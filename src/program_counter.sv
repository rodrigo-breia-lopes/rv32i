==> flow/design.v <==
module program_counter (
    input wire clk,
    input wire rst,
    input wire [1:0] pc_src,
    input wire [31:0] imm,
    input wire [31:0] alu_out,
    output reg [31:0] pc_out
);
    always @(posedge clk) begin
        if (rst) begin
            pc_out <= 32'h00000000;
        end else begin
            case (pc_src)
                2'b00: pc_out <= pc_out + 4;
                2'b01: pc_out <= pc_out + imm;
                2'b10: pc_out <= alu_out;
                default: pc_out <= pc_out;
            endcase
        end
    end 
endmodule
======== Step by step through the tools: program_counter ========
The steps from the RTL of program_counter to its reports follow in flow order.
Line numbers count from 1 in the design file above.
Library cell names are shortened.
Not given: -
inputs
  top module .............................. program_counter
  clock ................................... clk
  standard-cell library ................... sky130hd
  timing corner ........................... tt_025C_1v80

======== Elaborated design ========
Source: Yosys, flattened and elaborated, memories not mapped. Widths are those after wreduce. Registers that Yosys merges into a memory's read port (data or address) are not register bits. Print and check cells do not count. Equal cells are merged and count once.
bit counts
  bits of input ports ..................... 68
  elaborated cells ........................ 8
  bits in registers ....................... 32
  output and inout port bits .............. 32
operators by class
  reductions and logical operators ........ 2
  equality and inequality tests ........... 2
  muxes and demuxes ....................... 1
  $add $sub $neg .......................... 2
operators by type and width
  kind                                                      number
  32-bit parallel mux with 3-bit select                     1
  32-bit by 3-bit adder with 32-bit output with constant B  1
  32-bit adder                                              1
  3-bit nonzero test                                        1
  2-bit by 1-bit == test with 1-bit output with constant B  1
  2-bit == test with constant B                             1
  2-bit logical NOT                                         1

======== Depth ========
Depth = most cells in a row (Yosys ltp): at word level without a register or memory, in the mapped netlist without a sequential cell, where the memories' decode and read muxes count.
depth
  depth in word-level cells ............... 2
  ABC_AREA ................................ 0
  depth in mapped cells ................... 11
  depth with buffers taken out ............ 11

======== Netlist ========
Source: synth_stat.txt of the flow (Yosys; design flattened, memories mapped). It holds for the ABC_AREA given above (unset counts as 0); a run with the other value may have another netlist.
Totals and module areas in this step are rounded.
mapped netlist
  flip-flop cells ......................... 32
  buffers ................................. 29
  synthesis area .......................... 3890 um2
  sequential area ......................... 641 um2
  standard cells after synthesis .......... 524
cell types
  type       number
  dfxtp_1    32
  ha_1       35
  a21oi_1    55
  a221oi_1   19
  a21o_1     22
  xnor2_1    16
  nor2_1     37
  nand2_1    36
  o21ai_0    24
  and3_1     17
  xor2_1     10
  clkbuf_1   23
  inv_1      21
  nand3_1    15
  a2111oi_0  8
  a221o_1    7
  o21ai_1    13
  nand2b_1   10
Other cell types: 46; their cells: 124.

======== Path before layout ========
Path of least setup slack by OpenSTA after synthesis, without wires, with an ideal clock, recovery checks aside; 20% of the period is set as input and as output delay. Where synthesis merged equal registers, the netlist keeps one of their names.
timing post-synthesis
  path type ............................... input-to-reg
  start ................................... input port imm[15]
  end ..................................... register pc_out[27]
  time at the first pin ................... 0.722 ns
  clock period ............................ 3.61 ns
  data required time ...................... 3.498 ns
  library setup time ...................... 0.112 ns
  path slack .............................. 0.622 ns
  path delay .............................. 2.265 ns
  stages .................................. 10
  arrival time ............................ 2.875 ns
  input delay ............................. 0.722 ns
  synthesis period reached ................ 2.988 ns
"path delay" = arrival - input delay + setup time.
"stages" counts driving pins, that of a launching flip-flop among them; a cell with two outputs on the path counts twice.
"synthesis period reached" = period - worst setup slack (recovery checks aside). The figure is calculated, with input and output delays left at 20% of the set period.
The rows between start and end are the longest chain of elaborated cells between them; the timing report does not say that the signal goes this way. Where chains are equally long, one stands for them.
Each line given opens the expression or statement behind the cell; cells for indexed reads and writes are added by Yosys, which also makes memories of some case tables.
A register here has more assigning lines than the two given.
between the ends, post-synthesis
  cell sequence ........................... ha_1 > a21o_1 > o21a_1 > a311o_1 > nor3_2 > a21oi_2 > a311oi_2 > xnor2_1 > a221oi_2 > a2111oi_1
  cells in the longest elaborated chain ... 2
  elaborated cells on any way between the ends .. 2
  RTL lines with such cells ............... 2
RTL lines, path post-synthesis
  what                                   line  text
  start: declaration                     5     input wire [31:0] imm,
  32-bit adder                           15    2'b01: pc_out <= pc_out + imm;
  32-bit parallel mux with 3-bit select  13    case (pc_src)
  end: assignment                        14    2'b00: pc_out <= pc_out + 4;
  end: assignment                        15
  end: declaration                       7     output reg [31:0] pc_out

# Flow runs of program_counter

Design program_counter on sky130hd. What follows are 2 stored runs of the flow, each under its own settings; their order means nothing. The constraints put input and output delay at 20% of the set period each and load the outputs with 0.01 pF.

======== record 1 ========
==> flow/run.sh <==
#!/bin/bash
# the make line also repeats the synthesis and layout settings of config.mk as NAME=value (left out here)
make -C /OpenROAD-flow-scripts/flow DESIGN_CONFIG=/design/flow/config.mk WORK_HOME=/design/flow/orfs CLKGATE_MAP_FILE= finish
==> flow/config.mk <==
export PLATFORM = sky130hd
export DESIGN_NAME = program_counter
export DESIGN_NICKNAME = program_counter
export VERILOG_FILES = /design/flow/design.v
export SDC_FILE = /design/flow/constraint.sdc
export NUM_CORES = 4
export LEC_CHECK = 0
export CAP_MARGIN = 20
export CORE_MARGIN = 6
export CORE_UTILIZATION = 55
export PLACE_DENSITY_LB_ADDON = 0.1
export SETUP_SLACK_MARGIN = 0.56
export SLEW_MARGIN = 20
==> flow/constraint.sdc <==
create_clock -name core_clock -period 2.09 [get_ports {clk}]
set_input_delay 0.4180 -clock core_clock [delete_from_list [all_inputs] [get_ports {clk}]]
set_output_delay 0.4180 -clock core_clock [all_outputs]
set_load 0.01 [all_outputs]

-------- record 1 --------
  unfinished; error DPL-0038 in clock tree synthesis

======== record 2 ========
==> flow/run.sh <==
#!/bin/bash
# the make line also repeats the synthesis and layout settings of config.mk as NAME=value (left out here)
make -C /OpenROAD-flow-scripts/flow DESIGN_CONFIG=/design/flow/config.mk WORK_HOME=/design/flow/orfs CLKGATE_MAP_FILE= finish
==> flow/config.mk <==
export PLATFORM = sky130hd
export DESIGN_NAME = program_counter
export DESIGN_NICKNAME = program_counter
export VERILOG_FILES = /design/flow/design.v
export SDC_FILE = /design/flow/constraint.sdc
export NUM_CORES = 4
export LEC_CHECK = 0
export ABC_AREA = 1
export CAP_MARGIN = 25
export CELL_PAD_IN_SITES_GLOBAL_PLACEMENT = 2
export CORE_MARGIN = 4
export CORE_UTILIZATION = 39
export GPL_ROUTABILITY_DRIVEN = 0
export GPL_TIMING_DRIVEN = 0
export PLACE_DENSITY = 0.35
export SLEW_MARGIN = 0
==> flow/constraint.sdc <==
create_clock -name core_clock -period 2.94 [get_ports {clk}]
set_input_delay 0.5880 -clock core_clock [delete_from_list [all_inputs] [get_ports {clk}]]
set_output_delay 0.5880 -clock core_clock [all_outputs]
set_load 0.01 [all_outputs]

-------- record 2 --------
  unfinished; error GPL-0301 in placement
